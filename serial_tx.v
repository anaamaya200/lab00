==> flow/design.v <==
module serial_tx #(
    parameter CLKS_PER_BIT = 8 
)(
    input clk,
    input rst,
    input start,
    input [7:0] data_in,
    output reg tx,
    output reg busy,
    output reg done
);
    localparam IDLE = 3'd0;
    localparam LOAD = 3'd1;
    localparam BIT_HOLD = 3'd2;
    localparam SHIFT_NEXT = 3'd3;
    localparam DONE = 3'd4;
    reg [2:0] state;
    reg [7:0] shift_reg;
    reg [2:0] bit_count;
    reg [$clog2(CLKS_PER_BIT)-1:0] tick_cnt;
    always @(posedge clk or posedge rst) begin
        if (rst) begin
            state <= IDLE;
            shift_reg <= 8'd0;
            bit_count <= 3'd0;
            tick_cnt <= 0;
            tx <= 1'b1;
            busy <= 1'b0;
            done <= 1'b0;
        end else begin
            done <= 1'b0; 
            case (state)
                IDLE: begin
                    tx <= 1'b1;
                    busy <= 1'b0;
                    if (start) begin
                        state <= LOAD;
                    end
                end
                LOAD: begin
                    shift_reg <= data_in;
                    bit_count <= 3'd0;
                    tick_cnt  <= 0;
                    busy <= 1'b1;
                    state <= BIT_HOLD;
                end
                BIT_HOLD: begin
                    tx <= shift_reg[0];
                    if (tick_cnt == (CLKS_PER_BIT - 2)) begin
                        state <= SHIFT_NEXT;
                    end else begin
                        tick_cnt <= tick_cnt + 1;
                    end
                end
                SHIFT_NEXT: begin
                    tick_cnt <= 0;
                    shift_reg <= shift_reg >> 1;
                    if (bit_count == 3'd7) begin
                        state <= DONE;
                    end else begin
                        bit_count <= bit_count + 1;
                        state <= BIT_HOLD;
                    end
                end
                DONE: begin
                    done  <= 1'b1;
                    busy  <= 1'b0;
                    state <= IDLE;
                end
                default: begin
                    state <= IDLE;
                end
            endcase
        end
    end
endmodule
Step by step through the tools: serial_tx
The steps from the RTL of serial_tx to its reports follow in flow order.
Line numbers count from 1 in the design file above.
Operators carry their Yosys type and port widths (W data, S select, Z words).
Cell names lack the library's common part.
{"block": "setup", "top": "serial_tx", "clk_port": "clk", "library": "sky130hd", "lib_corner": "tt_025C_1v80"}

Word-level counts
Source: Yosys, flattened and elaborated, memories not mapped. Widths are those after wreduce. Registers that Yosys merges into a memory's read port (data or address) are not register bits. Print and check cells do not count.
{"block": "bits", "register_bits": 20, "latch_bits": 0, "mem_bits_rw": 0, "rom_bits": 0, "clocked_rd_ports_x_width": 0, "memories": 0, "in_bits": 11, "elab_cells": 41}
{"block": "classes", "n_addsub": 2, "multipliers": 0, "div_mod_pow": 0, "n_cmp": 0, "n_eq": 10, "n_shift": 0, "muxes": 12, "n_logic": 0, "n_reduce_logical": 10}
{"block": "ops", "operator": "$pmux W8 S2", "count": 1}
{"block": "ops", "operator": "$mux W3", "count": 5}
{"block": "ops", "operator": "$pmux W3 S4", "count": 1}
{"block": "ops", "operator": "$pmux W3 S2", "count": 2}
{"block": "ops", "operator": "$eq A3 B3 Y1 const B", "count": 3}
{"block": "ops", "operator": "$ne A2 B2 Y1 const B", "count": 4}
{"block": "ops", "operator": "$reduce_bool A2 Y1", "count": 4}
{"block": "ops", "operator": "$reduce_and A2 Y1", "count": 3}
{"block": "ops", "operator": "$add A3 B1 Y3 const B", "count": 2}
{"block": "ops", "operator": "$eq A3 B2 Y1 const B", "count": 2}
{"block": "ops", "operator": "$reduce_or A2 Y1", "count": 2}
{"block": "ops", "operator": "$pmux W1 S2", "count": 2}
{"block": "ops", "operator": "$eq A3 B1 Y1 const B", "count": 1}
{"block": "ops", "operator": "$logic_not A3 Y1", "count": 1}
{"block": "ops", "operator": "$mux W1", "count": 1}

Depth
Longest topological path by Yosys (ltp), each cell counted once; first at word level (registers and memories cut), then after technology mapping (sequential cells cut; the memories' decode and read muxes count).
{"block": "depth", "depth_word": 4, "abc_area": 0, "depth_mapped": 5, "depth_no_buf": 5}

After synthesis
Yosys stat after the flow's synthesis: flattened, memories mapped to cells. It holds for the ABC_AREA given above (unset counts as 0); a run with the other value may have another netlist.
{"block": "synth_totals", "cell_count": 88, "area_um2": 983.4, "seq_area_um2": 553.0, "ff_cells": 22, "buf_cells": 4}
{"block": "types", "type": "dfrtp_1", "count": 20, "area_total_um2": 500.48}
{"block": "types", "type": "mux2i_1", "count": 8, "area_total_um2": 80.077}
{"block": "types", "type": "dfstp_2", "count": 2, "area_total_um2": 52.55}
{"block": "types", "type": "ha_1", "count": 4, "area_total_um2": 50.048}
{"block": "types", "type": "nand2_1", "count": 12, "area_total_um2": 45.043}
{"block": "types", "type": "o21ai_1", "count": 9, "area_total_um2": 45.043}
{"block": "types", "type": "a22o_1", "count": 2, "area_total_um2": 17.517}
{"block": "types", "type": "buf_4", "count": 2, "area_total_um2": 15.014}
{"block": "types", "type": "inv_1", "count": 4, "area_total_um2": 15.014}
{"block": "types", "type": "and2_1", "count": 2, "area_total_um2": 12.512}
{"block": "types", "type": "buf_6", "count": 1, "area_total_um2": 11.261}
{"block": "types", "type": "mux2_2", "count": 1, "area_total_um2": 11.261}
{"block": "types", "type": "nor2_1", "count": 3, "area_total_um2": 11.261}
{"block": "types", "type": "a32o_1", "count": 1, "area_total_um2": 10.01}
{"block": "types", "type": "nand3_1", "count": 2, "area_total_um2": 10.01}
{"block": "types", "type": "nor3_1", "count": 2, "area_total_um2": 10.01}
{"block": "types", "type": "o21ai_0", "count": 2, "area_total_um2": 10.01}
{"block": "types", "type": "a211o_1", "count": 1, "area_total_um2": 8.758}
Not listed: further types 10, cells in them 10.

Timing after synthesis
OpenSTA on the mapped netlist: ideal clock, no wires. The path of least setup slack (recovery checks aside). Input and output delay are each 20% of the period. Register names are those of the netlist, which keeps one name where synthesis merged equal registers.
{"block": "synth_timing", "kind": "register -> register", "start": "register bit_count[0]", "end": "register bit_count[1]", "tclk_ns": 1.65, "setup_ns": 0.121, "t_first_pin_ns": 0.000, "arrival_ns": 1.230, "required_ns": 1.529, "slack_ns": 0.299, "delay_ns": 1.351, "stages": 5, "n_path_buf": 0, "synth_period_reached_ns": 1.351}
"delay_ns" is the arrival time less input delay plus setup time.
"stages": output pins that drive a net of the path, with the launching flip-flop's if there is one; two outputs of one cell count as two.
"synth_period_reached_ns" is the clock period less the worst setup slack; recovery checks do not enter. This is arithmetic on one report: input and output delays are still those of the set period (20% each).
Between the ends stands the longest chain of elaborated cells between them, by number of cells; it is not shown to be the way that was timed. Of several equally long chains one is given.
A line is the first line of the expression or statement that the cell stems from. Yosys adds cells for indexed reads and writes and turns some case tables into memories.
At most two assigning lines are given for a register; there are more.
{"block": "synth_between", "path_cell_list": "dfrtp_1 > ha_1 > ha_1 > mux2_2 > a22o_1", "elab_chain_cells": 3, "cone_cells": 6}
{"block": "synth_rtl", "item": "start, declared", "line_no": 19, "rtl": "reg [2:0] bit_count;"}
{"block": "synth_rtl", "item": "start, assigned", "line_no": 25, "rtl": "bit_count <= 3'd0;"}
{"block": "synth_rtl", "item": "start, assigned", "line_no": 61, "rtl": "bit_count <= bit_count + 1;"}
{"block": "synth_rtl", "item": "$add A3 B1 Y3", "line_no": 61}
{"block": "synth_rtl", "item": "$mux W3", "line_no": 58, "rtl": "if (bit_count == 3'd7) begin"}
{"block": "synth_rtl", "item": "$pmux W3 S2", "line_no": 32, "rtl": "case (state)"}
{"block": "synth_rtl", "item": "end, assigned", "line_no": 25}
{"block": "synth_rtl", "item": "end, assigned", "line_no": 61}
{"block": "synth_rtl", "item": "end, declared", "line_no": 19}

Timing after layout
Path of least setup slack in the final report of run 1 (OpenROAD, finished layout, wires in). Where an end is a register, its clock arrival counts in the times.
{"block": "layout_timing", "kind": "register -> output", "start": "register tx", "end": "output port tx", "tclk_ns": 2.24, "output_delay_ns": 0.45, "t_first_pin_ns": 0.26, "arrival_ns": 1.32, "required_ns": 1.79, "slack_ns": 0.47, "stages": 2, "n_path_buf": 1}
At most two assigning lines are given for a register; there are more.
{"block": "layout_between", "path_cell_list": "dfstp_2 > clkdlybuf4s50_1", "elab_chain_cells": 0, "cone_cells": 0}
{"block": "layout_rtl", "item": "start, declared", "line_no": 8, "rtl": "output reg tx,"}
{"block": "layout_rtl", "item": "start, assigned", "line_no": 27, "rtl": "tx <= 1'b1;"}
{"block": "layout_rtl", "item": "start, assigned", "line_no": 48, "rtl": "tx <= shift_reg[0];"}
{"block": "layout_rtl", "item": "end, declared", "line_no": 8}

Subject: serial_tx on sky130hd, stored results

Hello all,

Flow measurements of serial_tx on sky130hd: 2 stored runs with different settings, listed in no order. Input and output delays are each 20% of the period that was set; the output load is 0.01 pF.
"clock_period_reached_ns" is the run's clock period less its worst setup slack. It is reckoned from that one timing run; input and output delays stay at 20% of the period that was set.
"worst_setup_path_time_ns" = time allowed to the worst setup path (clock period - input delay - output delay, where it has them) - its slack; a late launch clock adds to it, a late capture clock takes from it.
By "totalPower_mw" is meant OpenSTA's value without simulated activity: inputs other than the clock are taken to toggle once in ten clock periods, and the tool carries that through the logic.

Run 1
==> flow/run.sh <==
#!/bin/bash
# the make line also repeats the synthesis and layout settings of config.mk as NAME=value (left out here)
make -C /OpenROAD-flow-scripts/flow DESIGN_CONFIG=/design/flow/config.mk WORK_HOME=/design/flow/orfs CLKGATE_MAP_FILE= finish
==> flow/config.mk <==
export PLATFORM = sky130hd
export DESIGN_NAME = serial_tx
export DESIGN_NICKNAME = serial_tx
export VERILOG_FILES = /design/flow/design.v
export SDC_FILE = /design/flow/constraint.sdc
export NUM_CORES = 4
export LEC_CHECK = 0
export ABC_AREA = 0
export CAP_MARGIN = 20
export CELL_PAD_IN_SITES_DETAIL_PLACEMENT = 1
export CORE_ASPECT_RATIO = 1.47
export CORE_MARGIN = 2
export CORE_UTILIZATION = 19
export CTS_CLUSTER_SIZE = 45
export GPL_ROUTABILITY_DRIVEN = 1
export MAX_ROUTING_LAYER = met4
export MIN_ROUTING_LAYER = met2
export PLACE_DENSITY_LB_ADDON = 0.09
export SLEW_MARGIN = 20
export TNS_END_PERCENT = 25
==> flow/constraint.sdc <==
create_clock -name core_clock -period 2.24 [get_ports {clk}]
set_input_delay 0.4480 -clock core_clock [delete_from_list [all_inputs] [get_ports {clk}]]
set_output_delay 0.4480 -clock core_clock [all_outputs]
set_load 0.01 [all_outputs]

==> results of run 1, as JSON <==
{
  "finish.stdcell_area_um2": 1217.4,
  "synthesis_area_um2": 983.4,
  "ws_setup_ns": 0.470,
  "worst_hold_slack_ns": 0.418,
  "worst_setup_path_time_ns": 1.32,
  "critical_path_kind": "register -> output",
  "post_route_util_pct": 24.5,
  "totalPower_mw": 0.6820,
  "clock_period_reached_ns": 1.770,
  "fin_tns_ns": 0.000,
  "die_footprint_um2": 5778.2
}

Run 2
==> flow/run.sh <==
#!/bin/bash
# the make line also repeats the synthesis and layout settings of config.mk as NAME=value (left out here)
make -C /OpenROAD-flow-scripts/flow DESIGN_CONFIG=/design/flow/config.mk WORK_HOME=/design/flow/orfs CLKGATE_MAP_FILE= finish
==> flow/config.mk <==
export PLATFORM = sky130hd
export DESIGN_NAME = serial_tx
export DESIGN_NICKNAME = serial_tx
export VERILOG_FILES = /design/flow/design.v
export SDC_FILE = /design/flow/constraint.sdc
export NUM_CORES = 4
export LEC_CHECK = 0
export ABC_AREA = 0
export CAP_MARGIN = 20
export CELL_PAD_IN_SITES_DETAIL_PLACEMENT = 1
export CORE_MARGIN = 2
export CORE_UTILIZATION = 26
export CTS_CLUSTER_DIAMETER = 258
export GPL_ROUTABILITY_DRIVEN = 0
export GPL_TIMING_DRIVEN = 0
export MIN_ROUTING_LAYER = met2
export SETUP_SLACK_MARGIN = -0.07
export SLEW_MARGIN = 20
export TNS_END_PERCENT = 15
==> flow/constraint.sdc <==
create_clock -name core_clock -period 1.4 [get_ports {clk}]
set_input_delay 0.2800 -clock core_clock [delete_from_list [all_inputs] [get_ports {clk}]]
set_output_delay 0.2800 -clock core_clock [all_outputs]
set_load 0.01 [all_outputs]

==> results of run 2, as JSON <==
{
  "finish.stdcell_area_um2": 1247.5,
  "synthesis_area_um2": 983.4,
  "ws_setup_ns": -0.027,
  "worst_hold_slack_ns": 0.409,
  "worst_setup_path_time_ns": 1.15,
  "critical_path_kind": "register -> output",
  "post_route_util_pct": 34.1,
  "totalPower_mw": 1.130,
  "clock_period_reached_ns": 1.427,
  "fin_tns_ns": -0.027,
  "die_footprint_um2": 4290.2
}

Thanks
