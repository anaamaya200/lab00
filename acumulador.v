==> flow/design.v <==
`timescale 1ns / 1ps
module acumulador (
    input  wire        clk, rst, start, cancel,
    input  wire [3:0]  x,
    output reg  [5:0]  acc,
    output wire        done
);
    localparam S_IDLE  = 2'b00;
    localparam S_LOAD  = 2'b01;
    localparam S_ADD   = 2'b10;
    localparam S_DONE  = 2'b11;
    reg [1:0] state, next_state;
    reg [1:0] count;
    always @(*) begin
        next_state = state;
        case (state)
            S_IDLE: begin
                if (start)
                    next_state = S_LOAD;
                end
            S_LOAD: begin
                if (cancel)
                    next_state = S_IDLE;
                else
                    next_state = S_ADD;
                end
            S_ADD: begin
                if (cancel)
                    next_state = S_IDLE;
                else if (count == 2'd3)      
                    next_state = S_DONE;
                end
            S_DONE: begin
                next_state = S_IDLE;
                end
            default: begin
                next_state = S_IDLE;
                end
        endcase
    end
    assign done = (state == S_DONE);
    always @(posedge clk or posedge rst) begin
        if (rst) begin
            acc   <= 6'd0;
            count <= 2'd0;
            state <= S_IDLE;
        end
        else begin
            state <= next_state;
            case (state)
                S_LOAD: begin
                    acc   <= 6'd0;
                    count <= 2'd0;
                    end
                S_ADD: begin
                    acc   <= acc + {2'b00, x};
                    count <= count + 2'd1;
                    end
                default: begin
                    end
            endcase
        end
    end
endmodule
# ---- Tool chain data of acumulador
# The steps from the RTL of acumulador to its reports follow in flow order.
# Line numbers count from 1 in the design file above.
# Operators carry their Yosys type and port widths (W data, S select, Z words).
# Cell names lack the library's common part.
# Not given: --
dict set report inputs {
  top_module {acumulador}
  clock {clk}
  lib {sky130hd}
  corner {tt_025C_1v80}
}

# ---- Word level
# Yosys after proc, flatten, opt, wreduce and memory -nomap, before mapping. Memory bits, and registers merged into a memory's read port (data or address), are not among the register bits. Print and check cells are not counted. Equal cells are merged and count once.
dict set report word_totals {
  input_bits 8
  output_inout_bits 7
  ff_bits 10
  elab_cells 21
}
dict set report classes {
  n_mux 7
  add_sub_neg 2
  n_reduce_logical 3
  equal 6
}
# cell count
set ops {}
lappend ops {{$pmux W6 S2} 1}
lappend ops {{$pmux W2 S4} 1}
lappend ops {{$mux W2} 4}
lappend ops {{$eq A2 B2 Y1 const B} 3}
lappend ops {{$add A6 B4 Y6} 1}
lappend ops {{$pmux W2 S2} 1}
lappend ops {{$ne A3 B3 Y1 const B} 1}
lappend ops {{$add A2 B1 Y2 const B} 1}
lappend ops {{$eq A2 B1 Y1 const B} 1}
lappend ops {{$ne A2 B2 Y1 const B} 1}
lappend ops {{$logic_not A2 Y1} 1}
lappend ops {{$reduce_and A2 Y1} 1}
lappend ops {{$reduce_bool A2 Y1} 1}

# ---- Logic depth
# Yosys ltp: most cells in a row. Word level: on the elaborated netlist, between registers, memories and ports. Mapped: between sequential cells and ports; inverters and the memories' decode and read muxes count.
dict set report depth {
  word_depth 4
  abc_area 0
  mapped_depth 6
  ltp_nobuf 6
}

# ---- After synthesis
# The flow's flattened synthesis, as Yosys stat reports it; memories are mapped. The netlist is that of the ABC_AREA named above (0 if unset); the other value can give another one.
# The area totals of this step are shown rounded.
# type count area_total_um2
set types {}
lappend types {dfrtp_1 11 275.264}
lappend types {ha_1 5 62.56}
lappend types {a22o_1 3 26.275}
lappend types {dfstp_2 1 26.275}
lappend types {o21ai_0 5 25.024}
lappend types {a21oi_1 4 20.019}
lappend types {fa_1 1 20.019}
lappend types {nand2_1 5 18.768}
lappend types {inv_1 4 15.014}
lappend types {a211oi_2 1 12.512}
lappend types {nand2b_1 2 12.512}
lappend types {buf_6 1 11.261}
lappend types {mux2_2 1 11.261}
lappend types {nor2_1 3 11.261}
lappend types {mux2i_1 1 10.01}
lappend types {a21o_2 1 8.758}
lappend types {o2111ai_1 1 8.758}
lappend types {xor2_1 1 8.758}
# Other cell types: 6; their cells: 6.
dict set report mapped {
  flip_flops 12
  area_um2 630
  sequential_area_um2 300
  buffers 1
  stdcells 57
}

# ---- Path before layout
# Source: OpenSTA report_checks on the synthesized netlist (no wires, ideal clock, input and output delay 20% of the period each), path of least setup slack; recovery checks are left aside. Register names are those of the netlist, which keeps one name where synthesis merged equal registers.
dict set report synth_timing {
  kind {register to register}
  from {reg acc[0]}
  to {reg acc[4]}
  t_first_pin_ns 0.000
  path_delay_ns 1.686
  setup_ns 0.128
  arrival_time_ns 1.558
  required_time_ns 1.662
  path_buffers 0
  path_slack_ns 0.104
  clock_period_ns 1.79
  stages 7
  synth_period_reached_ns 1.686
}
# "path_delay_ns" = arrival - input delay + setup time.
# "stages": output pins that drive a net of the path, with the launching flip-flop's if there is one; two outputs of one cell count as two.
# "synth_period_reached_ns" = period - worst setup slack (recovery checks aside). The figure is calculated, with input and output delays left at 20% of the set period.
# Between the ends stands the longest chain of elaborated cells between them, by number of cells; it is not shown to be the way that was timed. Of several equally long chains one is given.
# A line is the first line of the expression or statement that the cell stems from. Yosys adds cells for indexed reads and writes and turns some case tables into memories.
# A register here has more assigning lines than the two given.
dict set report synth_between {
  cell_sequence {dfrtp_1 -> ha_1 -> fa_1 -> a21o_2 -> a21oi_1 -> nand2b_1 -> mux2i_1}
  elab_chain_len 2
  cone_cells 2
  lines_between 2
  cone_classes {add/sub: 1; mux: 1}
}
# item line_no
set synth_rtl {}
lappend synth_rtl {{start, declared} 5} ;# output reg  [5:0]  acc,
lappend synth_rtl {{start, assigned} 44} ;# acc   <= 6'd0;
lappend synth_rtl {{start, assigned} 56} ;# acc   <= acc + {2'b00, x};
lappend synth_rtl {{$add A6 B4 Y6} 56}
lappend synth_rtl {{$pmux W6 S2} 50} ;# case (state)
lappend synth_rtl {{end, assigned} 52} ;# acc   <= 6'd0;
lappend synth_rtl {{end, assigned} 56}
lappend synth_rtl {{end, declared} 5}

# ---- Worst path after layout
# From the final timing report of job 1: the path of least setup slack in the routed layout; clock arrival at registers is part of the times.
dict set report layout_timing {
  kind {input to register}
  from {in x[0]}
  to {reg acc[4]}
  setup_ns 0.11
  t_first_pin_ns 0.39
  arrival_time_ns 1.96
  path_buffers 1
  in_delay_ns 0.39
  clock_period_ns 1.95
  required_time_ns 2.12
  stages 7
  path_slack_ns 0.16
}
# Between the ends stands the longest chain of elaborated cells between them, by number of cells; it is not shown to be the way that was timed. Of several equally long chains one is given.
# A register here has more assigning lines than the two given.
dict set report layout_between {
  cell_sequence {clkdlybuf4s50_1 -> ha_1 -> fa_1 -> a21o_2 -> a21oi_1 -> nand2b_1 -> mux2i_1}
  elab_chain_len 2
  cone_cells 2
  lines_between 2
  cone_classes {add/sub: 1; mux: 1}
}
# item line_no
set layout_rtl {}
lappend layout_rtl {{start, declared} 4} ;# input  wire [3:0]  x,
lappend layout_rtl {{$add A6 B4 Y6} 56} ;# acc   <= acc + {2'b00, x};
lappend layout_rtl {{$pmux W6 S2} 50} ;# case (state)
lappend layout_rtl {{end, assigned} 52} ;# acc   <= 6'd0;
lappend layout_rtl {{end, assigned} 56}
lappend layout_rtl {{end, declared} 5} ;# output reg  [5:0]  acc,

# Design acumulador on sky130hd. What follows are 2 stored runs of the flow, each under its own settings; their order means nothing. The constraints put input and output delay at 20% of the set period each and load the outputs with 0.01 pF.
# "totalPower_mw" is the tool's figure for a default switching activity; nothing was simulated.
# The results are shown rounded.
run="job 1" settings period_ns=1.95 CORE_UTILIZATION=18 CAP_MARGIN=20 CORE_MARGIN=2 SLEW_MARGIN=20
run="job 1" results totalPower_mw=1.0 tns_ns=0.000 design_die_area_um2=4000 final_cell_area_um2=860 post_synth_area_um2=630 timing.setup.ws_ns=0.16 post_route_util_pct=26
run="job 2" settings period_ns=1.32 CORE_UTILIZATION=70 PLACE_DENSITY=0.81 CORE_ASPECT_RATIO=0.83 CORE_MARGIN=7 CELL_PAD_IN_SITES_GLOBAL_PLACEMENT=1 CAP_MARGIN=5 MAX_ROUTING_LAYER="met5" SLEW_MARGIN=20
run="job 2" outcome="unfinished; error PDN-0185 in floorplanning"
